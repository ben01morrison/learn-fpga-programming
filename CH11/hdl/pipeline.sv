==> flow/design.v <==
module pipeline
  #
  (
   parameter           PIPELINE = 0
   )
  (
   input wire          clk,
   input wire [15:0]   SW,
   input wire          button_u,
   input wire          button_d,
   input wire          button_l,
   input wire          button_c,
   output logic [15:0] LED
   );
  logic [31:0]             mult_a;
  logic [63:0]             mult_b;
  logic [PIPELINE:0][95:0] result;
  logic [95:0]             result_rotate;
  logic [2:0]              out_count;
  initial begin
    mult_a = '0;
    mult_b = '0;
    result = '0;
  end
  always @(posedge clk) begin
    if (button_u) begin
      {mult_a, mult_b} <= {mult_a, mult_b} << 16 | SW;
    end
  end
  always @(posedge clk) begin
    for (int i = 0; i <= PIPELINE; i++) begin
      if (i == 0) result[0] <= mult_a * mult_b;
      else        result[i] <= result[i-1];
    end
    if (button_l) result_rotate <= result[PIPELINE];
    else result_rotate <= {result_rotate[79:0], result_rotate[95:80]};
  end
  assign LED = result_rotate[15:0];
endmodule  
==> From RTL to reports: pipeline <==
The steps from the RTL of pipeline to its reports follow in flow order.
Line numbers count from 1 in the design file above.
Operators carry their Yosys type and port widths (W data, S select, Z words).
Library cell names are shortened.
{ "design": {"top_module": "pipeline", "clk_port": "clk", "library": "sky130hd", "corner": "tt_025C_1v80"} }

==> Elaborated design <==
Yosys after proc, flatten, opt, wreduce and memory -nomap, before mapping. Enables and synchronous resets that opt folds into registers are not counted as muxes. Memory bits, and registers merged into a memory's read port (data or address), are not among the register bits. Print and check cells are not counted. Equal cells are merged and count once.
{ "classes": {"n_mul": 1, "muxes": 1, "bitwise": 1} }
{ "ops": {"columns": ["cell", "n"], "rows": [
  ["$mul A32 B64 Y96", 1],
  ["$or A96 B16 Y96", 1],
  ["$mux W96", 1]
]} }
{ "word_totals": {"register_bits": 288, "inputBits": 21, "out_inout_bits": 16} }

==> Longest topological paths <==
Longest topological path by Yosys (ltp), each cell counted once; first at word level (registers and memories cut), then after technology mapping (sequential cells cut; the memories' decode and read muxes count).
{ "depth": {"depth_word": 1, "ABC_AREA": 0, "mapped_depth": 30, "mapped_depth_nobuf": 27} }

==> Mapped cells and area <==
Yosys stat after the flow's synthesis: flattened, memories mapped to cells. It holds for the ABC_AREA given above (unset counts as 0); a run with the other value may have another netlist.
{ "mapped": {"cells": 7537, "yosys_area_um2": 71442.3, "ffs": 288} }
{ "by_type": {"columns": ["cell", "n"], "rows": [
  ["fa_1", 1856],
  ["inv_1", 1759],
  ["and2_1", 888],
  ["nand2_1", 1258],
  ["dfxtp_1", 192],
  ["ha_1", 295],
  ["edfxtp_1", 96],
  ["clkbuf_1", 442],
  ["mux2_2", 96],
  ["a21oi_1", 115],
  ["xnor2_1", 53],
  ["xor2_1", 40],
  ["a21o_1", 40],
  ["o21ai_0", 55],
  ["nor2_1", 55],
  ["o21bai_1", 27],
  ["nand4_1", 31],
  ["nand3_1", 29]
]} }
Not listed: further types 48, cells in them 210.

==> Worst setup path after synthesis <==
Source: OpenSTA report_checks on the synthesized netlist (no wires, ideal clock, input and output delay 20% of the period each), path of least setup slack; recovery checks are left aside. Register names are those of the netlist, which keeps one name where synthesis merged equal registers.
{ "synth_timing": {"path_kind": "register to register", "start": "reg mult_a[2]", "end": "reg result", "clock_period_ns": 7.27, "arrival_ns": 7.510, "path_slack_ns": -0.367, "delay_ns": 7.637, "stages": 28, "synth_period_reached_ns": 7.637} }
"delay_ns" = arrival - input delay + setup time.
"stages": output pins that drive a net of the path, with the launching flip-flop's if there is one; two outputs of one cell count as two.
"synth_period_reached_ns" = period - worst setup slack (recovery checks aside). The figure is calculated, with input and output delays left at 20% of the set period.
Where an end lacks its bit number, it is one bit of the signal, or one of the new flip-flops if synthesis recoded a state register.
Between the ends stands the longest chain of elaborated cells between them, by number of cells; it is not shown to be the way that was timed. Of several equally long chains one is given.
A line is the first line of the expression or statement that the cell stems from. Yosys adds cells for indexed reads and writes and turns some case tables into memories.
{ "synth_between": {"path_cell_list": "edfxtp_1 clkbuf_1 clkbuf_1 nand2_1 fa_1 inv_1 fa_1 inv_1 fa_1 fa_1 inv_1 fa_1 inv_1 fa_1 inv_1 fa_1 fa_1 ha_1 nand2_1 or3_1 or4_1 o211ai_2 a31oi_4 o21ai_4 a31oi_4 o31ai_4 a31oi_1 xnor2_1", "elab_chain_cells": 1, "cells_between": 1, "lines_between": 1, "classes_between": "1 x mul"} }
{ "synth_lines": {"columns": ["element", "line_no", "text"], "rows": [
  ["start, declared", 15, "logic [31:0]             mult_a;"],
  ["$mul A32 B64 Y96", 32, "if (i == 0) result[0] <= mult_a * mult_b;"],
  ["end, declared", 17, "logic [PIPELINE:0][95:0] result;"]
]} }

==> Path in the finished layout <==
From the final timing report of flow run A: the path of least setup slack in the routed layout; clock arrival at registers is part of the times.
{ "layout_timing": {"path_kind": "register to register", "start": "reg mult_a[11]", "end": "reg result", "clock_period_ns": 7.74, "arrival_ns": 8.96, "path_slack_ns": -0.70, "stages": 27} }
Where an end lacks its bit number, it is one bit of the signal, or one of the new flip-flops if synthesis recoded a state register.
Between the ends stands the longest chain of elaborated cells between them, by number of cells; it is not shown to be the way that was timed. Of several equally long chains one is given.
{ "layout_between": {"path_cell_list": "edfxtp_1 clkbuf_16 clkbuf_16 buf_6 and2_4 fa_1 fa_1 inv_2 fa_2 fa_1 inv_1 fa_2 fa_1 fa_1 fa_2 ha_4 nand4_1 buf_4 nor4b_4 nand2_1 a311oi_2 nand2_1 o21ai_4 a311oi_4 o31ai_4 a21oi_1 xnor2_1", "elab_chain_cells": 1, "cells_between": 1, "lines_between": 1, "classes_between": "1 x mul"} }
{ "layout_lines": {"columns": ["element", "line_no", "text"], "rows": [
  ["start, declared", 15, "logic [31:0]             mult_a;"],
  ["$mul A32 B64 Y96", 32, "if (i == 0) result[0] <= mult_a * mult_b;"],
  ["end, declared", 17, "logic [PIPELINE:0][95:0] result;"]
]} }

Add stored flow runs of pipeline

pipeline through Yosys and OpenROAD on sky130hd: 2 stored runs, unordered, with their settings and measured results. The constraints put input and output delay at 20% of the set period each and load the outputs with 0.01 pF.
By "achieved period" is meant the clock period of the run minus its worst setup slack. This is arithmetic on one report: input and output delays are still those of the set period (20% each).
"critical path time" is the time allowed to the run's worst setup path (the clock period less input and output delay, where it has them) less its slack. Clock arrival times count: a late capture clock shortens it, a late launch clock lengthens it.

==> flow run A: settings <==
{ "period_ns": 7.74, "CORE_UTILIZATION": 36, "CORE_MARGIN": 2, "ABC_AREA": 0, "GPL_TIMING_DRIVEN": 0, "GPL_ROUTABILITY_DRIVEN": 0, "CTS_CLUSTER_DIAMETER": 67, "CAP_MARGIN": 15, "SLEW_MARGIN": 10 }
==> flow run A: results <==
worst setup slack after layout: -0.703 ns
final design utilization: 42.8 %
critical path time: 8.44 ns
class of the worst setup path: register to register
achieved period: 8.443 ns
chip area in the Yosys report: 71442.3 µm²
worst hold slack in the final report: 0.449 ns
die area: 202032.0 µm²

==> flow run B: settings <==
{ "period_ns": 5.28, "CORE_UTILIZATION": 20, "PLACE_DENSITY": 0.58, "TNS_END_PERCENT": 5, "CTS_CLUSTER_SIZE": 60, "CTS_CLUSTER_DIAMETER": 308, "CAP_MARGIN": 20, "CORE_MARGIN": 2, "SLEW_MARGIN": 20 }
==> flow run B: results <==
die area: 362007.0 µm²
worst setup slack after layout: -2.705 ns
worst hold slack in the final report: 0.418 ns
achieved period: 7.985 ns
final design utilization: 24.2 %
chip area in the Yosys report: 71442.3 µm²
critical path time: 7.98 ns
class of the worst setup path: register to register
