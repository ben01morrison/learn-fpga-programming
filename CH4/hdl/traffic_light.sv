==> flow/design.v <==
`timescale 1ns/10ps
module traffic_light
  #
  (
   parameter  CLK_PER = 10
   )
  (
   input wire                        clk,
   input wire [1:0]                  SW,
   output logic [1:0]                R,
   output logic [1:0]                G,
   output logic [1:0]                B
   );
  localparam COUNT_1S  = int'(100000000 / CLK_PER);
  localparam COUNT_10S = 10 * int'(100000000 / CLK_PER);
  bit [$clog2(COUNT_10S)-1:0]        counter;
  typedef enum bit [1:0]
               {
                RED,
                YELLOW,
                GREEN
                }light_t;
  light_t up_down;
  light_t left_right;
  typedef enum bit [2:0]
               {
                INIT_UD_GREEN,
                UD_GREEN_LR_RED,
                UD_YELLOW_LR_RED,
                INIT_UD_RED_LR_GREEN,
                UD_RED_LR_GREEN,
                UD_RED_LR_YELLOW
                } state_t;
  state_t state;
  logic [2:0]  lr_reg;
  logic [2:0]  ud_reg;
  logic        enable_count;
  logic        light_count;
  initial begin
    up_down    = RED;
    left_right = GREEN;
    state      = INIT_UD_GREEN;
    counter    = '0;
  end
  always @(posedge clk) begin
    lr_reg         <= lr_reg << 1 | SW[0];
    ud_reg         <= ud_reg << 1 | SW[1];
    enable_count   <= '0;
    if (enable_count) begin
      counter <= counter + 1'b1;
    end else begin
      counter <= '0;
    end
    case (state)
      INIT_UD_GREEN: begin
        up_down      <= GREEN;
        left_right   <= RED;
        enable_count <= '1;
        if (counter == COUNT_10S) state <= UD_GREEN_LR_RED;
      end
      UD_GREEN_LR_RED: begin
        up_down      <= GREEN;
        left_right   <= RED;
        if (lr_reg[2]) state <= UD_YELLOW_LR_RED;
      end
      UD_YELLOW_LR_RED: begin
        up_down      <= YELLOW;
        left_right   <= RED;
        enable_count <= '1;
        if (counter == COUNT_10S) state <= INIT_UD_RED_LR_GREEN;
      end
      INIT_UD_RED_LR_GREEN: begin
        up_down      <= RED;
        left_right   <= GREEN;
        enable_count <= '1;
        if (counter == COUNT_10S) state <= UD_RED_LR_GREEN;
      end
      UD_RED_LR_GREEN: begin
        up_down      <= RED;
        left_right   <= GREEN;
        if (ud_reg[2]) state <= UD_RED_LR_YELLOW;
      end
      UD_RED_LR_YELLOW: begin
        up_down      <= RED;
        left_right   <= YELLOW;
        enable_count <= '1;
        if (counter == COUNT_10S) state <= INIT_UD_GREEN;
      end
    endcase  
  end  
  initial begin
    light_count = '0;
  end
  always @(posedge clk) begin
    light_count <= ~light_count;
    R           <= '0;
    G           <= '0;
    B           <= '0;
    if (light_count) begin
      case (left_right)
        GREEN: begin
          G[0] <= '1;
        end
        YELLOW: begin
          R[0] <= '1;
          G[0] <= '1;
        end
        RED: begin
          R[0] <= '1;
        end
      endcase  
      case (up_down)
        GREEN: begin
          G[1] <= '1;
        end
        YELLOW: begin
          R[1] <= '1;
          G[1] <= '1;
        end
        RED: begin
          R[1] <= '1;
        end
      endcase  
    end
  end
endmodule  
From RTL to reports: traffic_light
Tool output for the design above, in the order of the flow. Line numbers count from 1 in the design file above. Operators carry their Yosys type and port widths (W data, S select, Z words). Library cell names are shortened. The mark -- stands for no value.

Design top: traffic_light. Clock input: clk. Cell library: sky130hd. Library corner: tt_025C_1v80.

Word level
Yosys after proc, flatten, opt, wreduce and memory -nomap, before mapping. Memory bits, and registers merged into a memory's read port (data or address), are not among the register bits. Print and check cells are not counted. Equal cells are merged and count once.

The figure for bits in latches is 0. Under bits in registers stands 46. For clocked read ports x word width the number is 0. Under ROM bits stands 0. Memory cells: 0. For output and inout bits the number is 6. Under input port bits stands 3. The entry for bits in writable memories reads 0. The entry for cells after elaboration reads 62.

The entry for $mul reads 0. The entry for magnitude comparators reads 0. Under muxes and demuxes stands 14. The entry for equal/unequal tests reads 16. The entry for divide/modulo/power cells reads 0. Under add/subtract/negate cells stands 1. The entry for bitwise gates (word level) reads 3. Under shifts and indexed selects stands 0. Reductions and logical operators: 16.

Operator list (number): $add A27 B1 Y27 const B (1); $eq A27 B27 Y1 const B (1); $pmux W3 S6 (1); $mux W3 (6); $ne A2 B2 Y1 const B (6); $reduce_or A2 Y1 (6); $pmux W2 S3 (2); $reduce_and A7 Y1 (1); $or A3 B1 Y3 (2); $eq A3 B2 Y1 const B (2); $eq A3 B3 Y1 const B (2); $reduce_bool A3 Y1 (2); $reduce_or A3 Y1 (2); $reduce_bool A6 Y1 (1); $mux W1 (5); $eq A2 B1 Y1 const B (2); $eq A2 B2 Y1 const B (2); $logic_not A2 Y1 (2); $reduce_or A4 Y1 (1); $eq A3 B1 Y1 const B (1); $logic_not A3 Y1 (1); $not A1 Y1 (1).

Depth
Yosys ltp: most cells in a row. Word level: on the elaborated netlist, between registers, memories and ports. Mapped: between sequential cells and ports; inverters and the memories' decode and read muxes count.

The entry for depth in word-level cells reads 3. Under ABC_AREA stands 0. For depth in mapped cells the number is 6. Mapped depth without buffers: 5.

Synthesis result
The flow's flattened synthesis, as Yosys stat reports it; memories are mapped. The netlist is that of the ABC_AREA named above (0 if unset); the other value can give another one.

Cell types: dfxtp_1 (number 39, total area 780.749 µm²); edfxtp_1 (number 7, total area 210.202 µm²); ha_1 (number 6, total area 75.072 µm²); nor2_1 (number 20, total area 75.072 µm²); xor2_1 (number 8, total area 70.067 µm²); a21oi_1 (number 13, total area 65.062 µm²); nand2_1 (number 15, total area 56.304 µm²); xnor2_1 (number 6, total area 52.55 µm²); o21ai_0 (number 9, total area 45.043 µm²); o31ai_1 (number 6, total area 45.043 µm²); and3_1 (number 7, total area 43.792 µm²); or3_1 (number 7, total area 43.792 µm²); inv_1 (number 11, total area 41.29 µm²); nand3_1 (number 8, total area 40.038 µm²); or4_1 (number 5, total area 37.536 µm²); nand4_1 (number 5, total area 31.28 µm²); and4_1 (number 3, total area 26.275 µm²); and2_1 (number 4, total area 25.024 µm²).

Other cell types: 16; their cells: 26.

For flip-flops the number is 46. The entry for buffer cells reads 9. The figure for cell area after synthesis is 1949.4 µm². For sequential part of the area the number is 991.0 µm². For cell count the number is 205.

Path before layout
OpenSTA on the mapped netlist: ideal clock, no wires. The path of least setup slack (recovery checks aside). Input and output delay are each 20% of the period. Register names are those of the netlist, which keeps one name where synthesis merged equal registers.

Path type: register to register. Start: register state[1]. End: register state[0]. The figure for driving pins on the path is 6. The entry for data required time reads 1.905 ns. The figure for launch time at the first pin is 0.000 ns. The entry for period reads 2.26 ns. Under arrival time stands 1.298 ns. Under library setup time stands 0.355 ns. Setup slack: 0.607 ns. For path buffers the number is 1. The figure for delay of the path is 1.653 ns. Period reached after synthesis: 1.653 ns.

"delay of the path" = arrival - input delay + setup time. "driving pins on the path": output pins that drive a net of the path, with the launching flip-flop's if there is one; two outputs of one cell count as two. "period reached after synthesis" = period - worst setup slack (recovery checks aside). The figure is calculated, with input and output delays left at 20% of the set period. Between the ends stands the longest chain of elaborated cells between them, by number of cells; it is not shown to be the way that was timed. Of several equally long chains one is given. Each line given opens the expression or statement behind the cell; cells for indexed reads and writes are added by Yosys, which also makes memories of some case tables. A register here has more assigning lines than the two given. The path ends at the enable pin of a flip-flop; only ways to that pin are counted.

Cell sequence: edfxtp_1 > clkbuf_1 > nand2b_1 > xnor2_1 > nand3_1 > o31ai_1. The figure for cells in the longest elaborated chain is 3. For elaborated cells between the ends (all ways) the number is 14. Source lines of those cells: 1. Classes of those cells: eq/ne: 11; reduce/logical: 3.

RTL lines, path post-synthesis: start: declaration (RTL line 34) `state_t state;`; start: assignment (RTL line 59) `if (counter == COUNT_10S) state <= UD_GREEN_LR_RED;`; start: assignment (RTL line 64) `if (lr_reg[2]) state <= UD_YELLOW_LR_RED;`; $eq A3 B3 Y1 (RTL line 54) `case (state)`; $reduce_bool A6 Y1; $reduce_and A7 Y1; end: assignment (RTL line 59); end: assignment (RTL line 64); end: declaration (RTL line 34).

Timing after layout
From the final timing report of stored run 1: the path of least setup slack in the routed layout; clock arrival at registers is part of the times.

Path type: register to register. Start: register counter[1]. End: register counter[18]. Setup slack: 0.05 ns. The figure for driving pins on the path is 6. Under library setup time stands 0.06 ns. The figure for launch time at the first pin is 0.30 ns. The entry for data required time reads 1.88 ns. Under arrival time stands 1.82 ns. For path buffers the number is 0. The entry for period reads 1.65 ns.

Between the ends stands the longest chain of elaborated cells between them, by number of cells; it is not shown to be the way that was timed. Of several equally long chains one is given.

Cell sequence: dfxtp_2 > ha_4 > and3_4 > nand4_1 > or3_1 > a21oi_2. The figure for cells in the longest elaborated chain is 1. For elaborated cells between the ends (all ways) the number is 1. Source lines of those cells: 1. Classes of those cells: add/sub: 1.

RTL lines, path after layout: start: declaration (RTL line 16) `bit [$clog2(COUNT_10S)-1:0]        counter;`; start: assignment (RTL line 50) `counter <= counter + 1'b1;`; start: assignment (RTL line 52) `counter <= '0;`; $add A27 B1 Y27 (RTL line 50); end: assignment (RTL line 50); end: assignment (RTL line 52); end: declaration (RTL line 16).

Ticket comment

Stored flow runs of traffic_light (2 of them; Yosys, OpenROAD, sky130hd). They differ in their settings and are not a sequence. Constraints: input delay and output delay 20% of the set period each, output load 0.01 pF. "total power after layout" is the tool's figure for a default switching activity; nothing was simulated.

Files of stored run 1:
==> flow/run.sh <==
#!/bin/bash
# the make line also repeats the synthesis and layout settings of config.mk as NAME=value (left out here)
make -C /OpenROAD-flow-scripts/flow DESIGN_CONFIG=/design/flow/config.mk WORK_HOME=/design/flow/orfs CLKGATE_MAP_FILE= finish
==> flow/config.mk <==
export PLATFORM = sky130hd
export DESIGN_NAME = traffic_light
export DESIGN_NICKNAME = traffic_light
export VERILOG_FILES = /design/flow/design.v
export SDC_FILE = /design/flow/constraint.sdc
export NUM_CORES = 4
export LEC_CHECK = 0
export CAP_MARGIN = 20
export CORE_MARGIN = 2
export CORE_UTILIZATION = 40
export SETUP_SLACK_MARGIN = 0.02
export SLEW_MARGIN = 20
==> flow/constraint.sdc <==
create_clock -name core_clock -period 1.65 [get_ports {clk}]
set_input_delay 0.3300 -clock core_clock [delete_from_list [all_inputs] [get_ports {clk}]]
set_output_delay 0.3300 -clock core_clock [all_outputs]
set_load 0.01 [all_outputs]

Results of stored run 1. The full die area reads 5447.9 µm². The total power after layout is 1.972 mW. For the setup slack of the critical path the run shows 0.055 ns. The worst hold slack in the final report is 0.332 ns. The netlist area reported by Yosys reads 1949.4 µm². For the final utilization the run shows 51.0%.

Files of stored run 2:
==> flow/run.sh <==
#!/bin/bash
# the make line also repeats the synthesis and layout settings of config.mk as NAME=value (left out here)
make -C /OpenROAD-flow-scripts/flow DESIGN_CONFIG=/design/flow/config.mk WORK_HOME=/design/flow/orfs CLKGATE_MAP_FILE= finish
==> flow/config.mk <==
export PLATFORM = sky130hd
export DESIGN_NAME = traffic_light
export DESIGN_NICKNAME = traffic_light
export VERILOG_FILES = /design/flow/design.v
export SDC_FILE = /design/flow/constraint.sdc
export NUM_CORES = 4
export LEC_CHECK = 0
export CAP_MARGIN = 30
export CELL_PAD_IN_SITES_GLOBAL_PLACEMENT = 0
export CORE_MARGIN = 3
export CORE_UTILIZATION = 24
export PLACE_DENSITY_LB_ADDON = 0.2
export SETUP_SLACK_MARGIN = 0.0
export SLEW_MARGIN = 0
==> flow/constraint.sdc <==
create_clock -name core_clock -period 1.9 [get_ports {clk}]
set_input_delay 0.3800 -clock core_clock [delete_from_list [all_inputs] [get_ports {clk}]]
set_output_delay 0.3800 -clock core_clock [all_outputs]
set_load 0.01 [all_outputs]

Results of stored run 2. The full die area reads 9240.0 µm². The total power after layout is 1.557 mW. For the setup slack of the critical path the run shows 0.160 ns. The worst hold slack in the final report is 0.330 ns. The netlist area reported by Yosys reads 1949.4 µm². For the final utilization the run shows 28.4%.
